==> flow/design.v <==
module melody_player(
    input wire clk,
    output wire speaker
);
    reg [2:0] note = 0;
    reg [31:0] note_duration = 0;
    reg [31:0] counter = 0;
    wire square_wave;
    signal_generator sg (
        .clk(clk),
        .note(note),
        .square_wave(square_wave)
    );
    assign speaker = square_wave;
    always @(posedge clk) begin
        if (counter >= note_duration) begin
            counter <= 0;
            case (note)
                0: begin note <= 1; note_duration <= 12000000; end  
                1: begin note <= 2; note_duration <= 12000000; end  
                2: begin note <= 3; note_duration <= 12000000; end  
                3: begin note <= 4; note_duration <= 12000000; end  
                4: begin note <= 5; note_duration <= 12000000; end  
                5: begin note <= 6; note_duration <= 12000000; end  
                6: begin note <= 7; note_duration <= 12000000; end  
                7: begin note <= 0; note_duration <= 12000000; end  
                default: begin note <= 0; note_duration <= 12000000; end  
            endcase
        end else begin
            counter <= counter + 1;
        end
    end
endmodule
module signal_generator(
    input wire clk,
    input wire [2:0] note,
    output reg square_wave
);
    reg [31:0] counter = 0;
    reg [31:0] threshold;
    always @(*) begin
        case (note)
            3'd0: threshold = 12000000 / 261.63 / 2;  
            3'd1: threshold = 12000000 / 293.66 / 2;  
            3'd2: threshold = 12000000 / 329.63 / 2;  
            3'd3: threshold = 12000000 / 349.23 / 2;  
            3'd4: threshold = 12000000 / 392.00 / 2;  
            3'd5: threshold = 12000000 / 440.00 / 2;  
            3'd6: threshold = 12000000 / 493.88 / 2;  
            3'd7: threshold = 12000000 / 523.25 / 2;  
            default: threshold = 12000000 / 261.63 / 2;  
        endcase
    end
    always @(posedge clk) begin
        if (counter >= threshold) begin
            counter <= 0;
            square_wave <= ~square_wave;
        end else begin
            counter <= counter + 1;
        end
    end
endmodule
* Reports on melody_player
The steps from the RTL of melody_player to its reports follow in flow order.
Lines are those of the file above, counted from 1.
Operators: Yosys type, input widths -> output width; for muxes data width and select width s.
A cell with n/a has no value.
- Top module :: melody_player
- Clock input :: clk
- Standard-cell library :: sky130hd
- Corner :: tt_025C_1v80

* After elaboration
Yosys after proc, flatten, opt, wreduce and memory -nomap, before mapping. Enables and synchronous resets that opt folds into registers are not counted as muxes. Memory bits, and registers merged into a memory's read port (data or address), are not among the register bits. Print and check cells are not counted. Equal cells are merged and count once.
Yosys's memory passes give these memory sizes; they may raise the number of words (mostly to a power of two), join words into wider ones and drop unused or constant bits.
- ROM bits :: 144
- Word width x clocked read ports :: 3
- Memory cells :: 2
- Flip-flop bits (word level) :: 97
- Elaborated cells :: 11
- Bitwise gates (word level) :: 1
- Add/subtract/negate cells :: 2
- Magnitude comparators :: 2
** Memory list
- (no name shown) :: depth 8, width 15, rd ports 1, wr ports 0, RTL line 42 : case (note)
- (no name shown) :: depth 8, width 3, rd ports 1, wr ports 0, RTL line 18 : case (note)
** Operators by type and width (number)
- $add 32x1->32 const B :: 2
- $ge 32x32->1 :: 2
- $not 1->1 :: 1

* Logic depth
Longest topological path by Yosys (ltp), each cell counted once; first at word level (registers and memories cut), then after technology mapping (sequential cells cut; the memories' decode and read muxes count).
- Word-level depth :: 1
- ABC_AREA :: 0
- Depth in mapped cells :: 11
- Depth with buffers taken out :: 10

* Mapped cells and area
The flow's flattened synthesis, as Yosys stat reports it; memories are mapped. The netlist is that of the ABC_AREA named above (0 if unset); the other value can give another one.
Totals and module areas in this step are rounded.
** Cell types (number)
- sky130_fd_sc_hd__dfxtp_1 :: 64
- sky130_fd_sc_hd__ha_1 :: 35
- sky130_fd_sc_hd__xor2_1 :: 20
- sky130_fd_sc_hd__edfxtp_1 :: 5
- sky130_fd_sc_hd__xnor2_1 :: 16
- sky130_fd_sc_hd__nor2_4 :: 12
- sky130_fd_sc_hd__nor4_1 :: 18
- sky130_fd_sc_hd__nand4_1 :: 15
- sky130_fd_sc_hd__nor2_1 :: 24
- sky130_fd_sc_hd__nand2_1 :: 23
- sky130_fd_sc_hd__nand3_1 :: 15
- sky130_fd_sc_hd__inv_1 :: 14
- sky130_fd_sc_hd__nor2_2 :: 7
- sky130_fd_sc_hd__a21oi_1 :: 7
- sky130_fd_sc_hd__nor3_1 :: 7
- sky130_fd_sc_hd__a2111oi_2 :: 2
- sky130_fd_sc_hd__o21ai_0 :: 6
- sky130_fd_sc_hd__a2111oi_4 :: 1
Not listed: further types 27, cells in them 48.
- Cell count :: 339
- Buffers :: 9
- Cell area after synthesis :: 3400 um2
- Flip-flop cells :: 69
The figures by module come from a second, unflattened synthesis with its own total; it is not the netlist above.
- Cells (unflattened synthesis) :: 348
- Area total of the unflattened synthesis :: 3441 um2
Rows give one instance, submodules left out.
** By module
- melody_player :: cells 185, seq. area 760.7 um2, instances 1, area 1788 um2
- signal_generator :: cells 163, seq. area 670.6 um2, instances 1, area 1653 um2

* Timing after synthesis
OpenSTA on the mapped netlist: ideal clock, no wires. The path of least setup slack (recovery checks aside). Input and output delay are each 20% of the period. Register names are those of the netlist, which keeps one name where synthesis merged equal registers.
- Kind :: register to register
- Start :: register note[1]
- End :: register sg.square_wave
- Stages :: 10
- Required time :: 3.506 ns
- Buffers on the path :: 0
- Time at the first pin :: 0.000 ns
- Arrival time :: 2.375 ns
- Library setup time :: 0.254 ns
- Period :: 3.76 ns
- Slack :: 1.132 ns
- Delay of the path :: 2.629 ns
- Synthesis period reached :: 2.628 ns
"delay of the path" = arrival - input delay + setup time.
"stages" counts driving pins, that of a launching flip-flop among them; a cell with two outputs on the path counts twice.
"synthesis period reached" = period - worst setup slack (recovery checks aside). The figure is calculated, with input and output delays left at 20% of the set period.
Between the ends stands the longest chain of elaborated cells between them, by number of cells; it is not shown to be the way that was timed. Of several equally long chains one is given.
A line is the first line of the expression or statement that the cell stems from. Yosys adds cells for indexed reads and writes and turns some case tables into memories.
A memory read counts as a cell of the chain, while the word-level depth stops at memories.
A register here has more assigning lines than the two given.
- Cell sequence :: sky130_fd_sc_hd__edfxtp_1 > sky130_fd_sc_hd__inv_1 > sky130_fd_sc_hd__ha_1 > sky130_fd_sc_hd__o21ai_0 > sky130_fd_sc_hd__ha_1 > sky130_fd_sc_hd__nand2b_1 > sky130_fd_sc_hd__a2111oi_0 > sky130_fd_sc_hd__nand3b_1 > sky130_fd_sc_hd__nand2_1 > sky130_fd_sc_hd__or3_1
- Cells in the longest elaborated chain :: 2
- Elaborated cells between the ends (all ways) :: 2
- Those cells by class :: 1 x compare; 1 x memory
** RTL lines, path post-synthesis
- from (decl) :: RTL line 5 : reg [2:0] note = 0;
- from (assign) :: RTL line 19 : 0: begin note <= 1; note_duration <= 12000000; end
- from (assign) :: RTL line 20 : 1: begin note <= 2; note_duration <= 12000000; end
- $mem_v2 8x15 :: RTL line 42 : case (note)
- $ge 32x32->1 :: RTL line 55 : if (counter >= threshold) begin
- to (assign) :: RTL line 57 : square_wave <= ~square_wave;
- to (decl) :: RTL line 37 : output reg square_wave

* Worst path after layout
From the final timing report of run 1: the path of least setup slack in the routed layout; clock arrival at registers is part of the times.
- Kind :: register to register
- Start :: register note[2]
- End :: register sg.counter[9]
- Time at the first pin :: 0.33 ns
- Arrival time :: 3.27 ns
- Required time :: 4.42 ns
- Buffers on the path :: 0
- Library setup time :: 0.09 ns
- Period :: 4.17 ns
- Stages :: 8
- Slack :: 1.15 ns
Between the ends stands the longest chain of elaborated cells between them, by number of cells; it is not shown to be the way that was timed. Of several equally long chains one is given.
A memory read counts as a cell of the chain, while the word-level depth stops at memories.
A register here has more assigning lines than the two given.
- Cell sequence :: sky130_fd_sc_hd__edfxtp_1 > sky130_fd_sc_hd__inv_1 > sky130_fd_sc_hd__ha_1 > sky130_fd_sc_hd__a21o_1 > sky130_fd_sc_hd__a2111oi_2 > sky130_fd_sc_hd__nand4_1 > sky130_fd_sc_hd__nand2b_1 > sky130_fd_sc_hd__nor4_1
- Cells in the longest elaborated chain :: 2
- Elaborated cells between the ends (all ways) :: 2
- Those cells by class :: 1 x compare; 1 x memory
** RTL lines, path after layout
- from (decl) :: RTL line 5 : reg [2:0] note = 0;
- from (assign) :: RTL line 19 : 0: begin note <= 1; note_duration <= 12000000; end
- from (assign) :: RTL line 20 : 1: begin note <= 2; note_duration <= 12000000; end
- $mem_v2 8x15 :: RTL line 42 : case (note)
- $ge 32x32->1 :: RTL line 55 : if (counter >= threshold) begin
- to (assign) :: RTL line 56 : counter <= 0;
- to (assign) :: RTL line 59 : counter <= counter + 1;
- to (decl) :: RTL line 39 : reg [31:0] counter = 0;

## Implementation results

Record of 2 stored runs of the RTL-to-layout flow on melody_player, platform sky130hd. The runs are unordered. Constraints: input delay and output delay 20% of the set period each, output load 0.01 pF.
"period reached" means the clock period less the worst setup slack. The figure is calculated, with input and output delays left at 20% of the set period.
"time of the worst setup path" = time allowed to the worst setup path (clock period - input delay - output delay, where it has them) - its slack; a late launch clock adds to it, a late capture clock takes from it.
By "total design power" is meant OpenSTA's value without simulated activity: inputs other than the clock are taken to toggle once in ten clock periods, and the tool carries that through the logic.
Values from the reports are rounded here.

** Run 1
- Settings :: period_ns=4.17; CAP_MARGIN=20; CORE_MARGIN=2; CORE_UTILIZATION=40; SLEW_MARGIN=20
- Mapped cell area after synthesis :: 3,400 um2
- Total design power :: 1.574 mW
- Lowest setup slack :: 1.150 ns
- Die area :: 9,253 um2
- Period reached :: 3.020 ns
- Standard-cell area after layout :: 3,755 um2
- Setup total negative slack :: 0.000 ns
- Utilization in the final report :: 45.7 %
- Time of the worst setup path :: 3.02 ns
- Critical path kind :: register to register
- Worst hold slack after layout :: 0.506 ns

** Run 2
- Settings :: period_ns=2.42; CORE_UTILIZATION=38; PLACE_DENSITY=0.41; CORE_ASPECT_RATIO=0.9; CELL_PAD_IN_SITES_DETAIL_PLACEMENT=1; ABC_AREA=0; CTS_CLUSTER_SIZE=20; CAP_MARGIN=20; CORE_MARGIN=2; SLEW_MARGIN=20
- Die area :: 9,720 um2
- Lowest setup slack :: 0.049 ns
- Mapped cell area after synthesis :: 3,400 um2
- Setup total negative slack :: 0.000 ns
- Utilization in the final report :: 49.0 %
- Worst hold slack after layout :: 0.512 ns
- Standard-cell area after layout :: 4,240 um2
- Time of the worst setup path :: 2.37 ns
- Critical path kind :: register to register
- Total design power :: 3.234 mW
- Period reached :: 2.371 ns
