==> flow/design.v <==
module music_box(
    input wire clk,  
    output reg speaker  
);
parameter NOTE_DO_P = 22933;
parameter NOTE_DO = 47866;
parameter NOTE_RE = 40863;
parameter NOTE_MI = 36404;
parameter NOTE_FA = 34391;
parameter NOTE_SOL = 30612;
parameter NOTE_LA = 27272;
parameter NOTE_SI = 24297;
parameter NOTE_LA_S = 25742;
reg [14:0] melody [0:24];
initial begin 
    melody[0] = NOTE_DO;
    melody[1] = NOTE_DO;
    melody[2] = NOTE_RE;
    melody[3] = NOTE_DO;
    melody[4] = NOTE_FA;
    melody[5] = NOTE_MI;
end
reg [4:0] note_index = 5'd0;  
reg [14:0] counter = 15'd0;
reg [14:0] divisor;
initial begin
    speaker = 1'b0;  
end
always @(posedge clk) begin
    divisor <= melody[note_index];
    if (counter >= divisor) begin
        counter <= 15'd0;
        speaker <= ~speaker;
    end else begin
        counter <= counter + 1'b1;
    end
    if (counter == 12_000_000) begin
        note_index <= note_index + 1;
        if (note_index == 24) begin
            note_index <= 5'd0;
        end
    end
end
endmodule
Tool chain data of music_box
What the tools print for music_box, step after step.
Lines are those of the file above, counted from 1.
Operators: Yosys type, input widths -> output width; for muxes data width and select width s.
Library cell names are shortened.
{"block": "setup", "design": "music_box", "clk_port": "clk", "lib": "sky130hd", "pvt_corner": "tt_025C_1v80"}

Word-level counts
Counts by Yosys on the flattened word-level netlist (proc, flatten, opt, wreduce; memories kept). Register bits leave out memories and registers merged into their read ports (data or address); mux counts leave out enables and synchronous resets folded into registers. Print and check cells are left out. Cells with the same type and inputs are merged into one.
Yosys's memory passes give these memory sizes; they may raise the number of words (mostly to a power of two), join words into wider ones and drop unused or constant bits.
{"block": "word_totals", "reg_bits": 31, "rom_bits": 300, "clocked_rd_ports_x_width": 12, "n_memories": 1, "input_bits": 1, "output_inout_bits": 1, "elab_cells": 7}
{"block": "classes", "addsub": 1, "compare": 1, "logic": 1}
{"block": "memory_table", "memory": "melody", "words": 25, "width": 12, "read_ports": 1, "wr": 0, "line_no": 14, "text": "reg [14:0] melody [0:24];"}
{"block": "op_table", "operator": "$add 15x1->15 const B", "count": 1}
{"block": "op_table", "operator": "$ge 15x15->1", "count": 1}
{"block": "op_table", "operator": "$not 1->1", "count": 1}

Longest topological paths
Longest topological path by Yosys (ltp), each cell counted once; first at word level (registers and memories cut), then after technology mapping (sequential cells cut; the memories' decode and read muxes count).
{"block": "logic_depth", "depth_word": 1, "ABC_AREA": 1, "mapped_depth": 9, "mapped_depth_nobuf": 8}

Netlist
Yosys stat after the flow's synthesis: flattened, memories mapped to cells. It holds for the ABC_AREA given above (unset counts as 0); a run with the other value may have another netlist.
{"block": "mapped", "stdcells": 132, "synth_area_um2": 913.4, "sequential_area_um2": 330.3, "ffs": 16}
{"block": "types", "cell": "dfxtp_1", "count": 15}
{"block": "types", "cell": "nand2_1", "count": 28}
{"block": "types", "cell": "nor2_1", "count": 23}
{"block": "types", "cell": "inv_1", "count": 20}
{"block": "types", "cell": "nor2_2", "count": 12}
{"block": "types", "cell": "nand3_1", "count": 9}
{"block": "types", "cell": "xnor2_1", "count": 4}
{"block": "types", "cell": "edfxtp_1", "count": 1}
{"block": "types", "cell": "ha_1", "count": 2}
{"block": "types", "cell": "nand2_2", "count": 4}
{"block": "types", "cell": "buf_12", "count": 1}
{"block": "types", "cell": "nand3_4", "count": 1}
{"block": "types", "cell": "xor2_1", "count": 2}
{"block": "types", "cell": "nand4_1", "count": 2}
{"block": "types", "cell": "inv_2", "count": 3}
{"block": "types", "cell": "a21oi_2", "count": 1}
{"block": "types", "cell": "buf_4", "count": 1}
{"block": "types", "cell": "nand3b_1", "count": 1}
Other cell types: 2; their cells: 2.

Timing after synthesis
Source: OpenSTA report_checks on the synthesized netlist (no wires, ideal clock, input and output delay 20% of the period each), path of least setup slack; recovery checks are left aside. Register names are those of the netlist, which keeps one name where synthesis merged equal registers.
{"block": "synth_timing", "path_kind": "flip-flop to flip-flop", "startpoint": "register counter[0]", "endpoint": "register speaker", "tclk_ps": 2300, "arrival_ps": 1046, "t_required_ps": 2006, "path_slack_ps": 959, "path_delay_ps": 1340, "driving_pins": 8, "synth_period_reached_ps": 1341}
"path_delay_ps" is the arrival time less input delay plus setup time.
"driving_pins" counts driving pins, that of a launching flip-flop among them; a cell with two outputs on the path counts twice.
"synth_period_reached_ps" is the clock period less the worst setup slack; recovery checks do not enter. This is arithmetic on one report: input and output delays are still those of the set period (20% each).
The rows between start and end are the longest chain of elaborated cells between them; the timing report does not say that the signal goes this way. Where chains are equally long, one stands for them.
Each line given opens the expression or statement behind the cell; cells for indexed reads and writes are added by Yosys, which also makes memories of some case tables.
{"block": "synth_between", "cell_sequence": "dfxtp_1 inv_1 ha_1 nand3_1 nor2_2 nand2_2 nand3_4 buf_12", "elab_chain_cells": 1, "cone_cells": 1, "lines_between": 1, "classes_between": "1 x compare"}
{"block": "synth_rtl", "element": "start, declared", "line_no": 24, "text": "reg [14:0] counter = 15'd0;"}
{"block": "synth_rtl", "element": "start, assigned", "line_no": 32, "text": "counter <= 15'd0;"}
{"block": "synth_rtl", "element": "start, assigned", "line_no": 35, "text": "counter <= counter + 1'b1;"}
{"block": "synth_rtl", "element": "$ge 15x15->1", "line_no": 31, "text": "if (counter >= divisor) begin"}
{"block": "synth_rtl", "element": "end, assigned", "line_no": 33, "text": "speaker <= ~speaker;"}
{"block": "synth_rtl", "element": "end, declared", "line_no": 3, "text": "output reg speaker"}

Path in the finished layout
Path of least setup slack in the final report of run B (OpenROAD, finished layout, wires in). Where an end is a register, its clock arrival counts in the times.
The report prints the path's times to 10 ps; the period is as set.
{"block": "layout_timing", "path_kind": "flip-flop to output port", "startpoint": "register speaker", "endpoint": "output port speaker", "tclk_ps": 3300, "output_delay_ps": 660, "arrival_ps": 1140, "t_required_ps": 2640, "path_slack_ps": 1500, "driving_pins": 2}
{"block": "layout_between", "cell_sequence": "edfxtp_1 clkdlybuf4s50_1", "elab_chain_cells": 0, "cone_cells": 0, "lines_between": 0}
{"block": "layout_rtl", "element": "start, declared", "line_no": 3, "text": "output reg speaker"}
{"block": "layout_rtl", "element": "start, assigned", "line_no": 33, "text": "speaker <= ~speaker;"}
{"block": "layout_rtl", "element": "end, declared", "line_no": 3}

Data sheet: physical implementation of music_box

music_box through Yosys and OpenROAD on sky130hd: 2 stored runs, unordered, with their settings and measured results. The constraints put input and output delay at 20% of the set period each and load the outputs with 0.01 pF.
"achievedPeriod_ps" is the run's clock period less its worst setup slack. It is reckoned from that one timing run; input and output delays stay at 20% of the period that was set.
"critical_path_time_ps" = time allowed to the worst setup path (clock period - input delay - output delay, where it has them) - its slack; a late launch clock adds to it, a late capture clock takes from it.
"power_uw" rests on the timing tool's default activity at the inputs, not on a simulated workload.
"critical_path_time_ps" is known to 10 ps.

Run A
==> flow/run.sh <==
#!/bin/bash
# the make line also repeats the synthesis and layout settings of config.mk as NAME=value (left out here)
make -C /OpenROAD-flow-scripts/flow DESIGN_CONFIG=/design/flow/config.mk WORK_HOME=/design/flow/orfs CLKGATE_MAP_FILE= finish
==> flow/config.mk <==
export PLATFORM = sky130hd
export DESIGN_NAME = music_box
export DESIGN_NICKNAME = music_box
export VERILOG_FILES = /design/flow/design.v
export SDC_FILE = /design/flow/constraint.sdc
export NUM_CORES = 4
export LEC_CHECK = 0
export CAP_MARGIN = 20
export CELL_PAD_IN_SITES_GLOBAL_PLACEMENT = 0
export CORE_ASPECT_RATIO = 0.57
export CORE_MARGIN = 2
export CORE_UTILIZATION = 53
export GPL_TIMING_DRIVEN = 1
export PLACE_DENSITY_LB_ADDON = 0.09
export SLEW_MARGIN = 30
==> flow/constraint.sdc <==
create_clock -name core_clock -period 1.87 [get_ports {clk}]
set_input_delay 0.3740 -clock core_clock [delete_from_list [all_inputs] [get_ports {clk}]]
set_output_delay 0.3740 -clock core_clock [all_outputs]
set_load 0.01 [all_outputs]

==> results of run A, as JSON <==
{
  "outcome": "did not finish, floorplanning stopped with PDN-0185"
}

Run B
==> flow/run.sh <==
#!/bin/bash
# the make line also repeats the synthesis and layout settings of config.mk as NAME=value (left out here)
make -C /OpenROAD-flow-scripts/flow DESIGN_CONFIG=/design/flow/config.mk WORK_HOME=/design/flow/orfs CLKGATE_MAP_FILE= finish
==> flow/config.mk <==
export PLATFORM = sky130hd
export DESIGN_NAME = music_box
export DESIGN_NICKNAME = music_box
export VERILOG_FILES = /design/flow/design.v
export SDC_FILE = /design/flow/constraint.sdc
export NUM_CORES = 4
export LEC_CHECK = 0
export ABC_AREA = 1
export CAP_MARGIN = 10
export CELL_PAD_IN_SITES_GLOBAL_PLACEMENT = 3
export CORE_ASPECT_RATIO = 0.53
export CORE_MARGIN = 4
export CORE_UTILIZATION = 33
export GPL_TIMING_DRIVEN = 1
export MIN_ROUTING_LAYER = met2
export PLACE_DENSITY_LB_ADDON = 0.25
export SETUP_SLACK_MARGIN = 0.87
export SLEW_MARGIN = 20
export TNS_END_PERCENT = 40
==> flow/constraint.sdc <==
create_clock -name core_clock -period 3.3 [get_ports {clk}]
set_input_delay 0.6600 -clock core_clock [delete_from_list [all_inputs] [get_ports {clk}]]
set_output_delay 0.6600 -clock core_clock [all_outputs]
set_load 0.01 [all_outputs]

==> results of run B, as JSON <==
{
  "synth_chip_area_um2": 913.4,
  "final_die_area_um2": 3716.3,
  "layout_stdcell_area_um2": 987.2,
  "finish.utilization_pct": 38.9,
  "worst_setup_slack_ps": 1501,
  "tns_setup_ps": 0,
  "final_hold_ws_ps": 476,
  "power_uw": 373.5,
  "achievedPeriod_ps": 1799,
  "critical_path_time_ps": 1140,
  "worstPathKind": "flip-flop to output port"
}
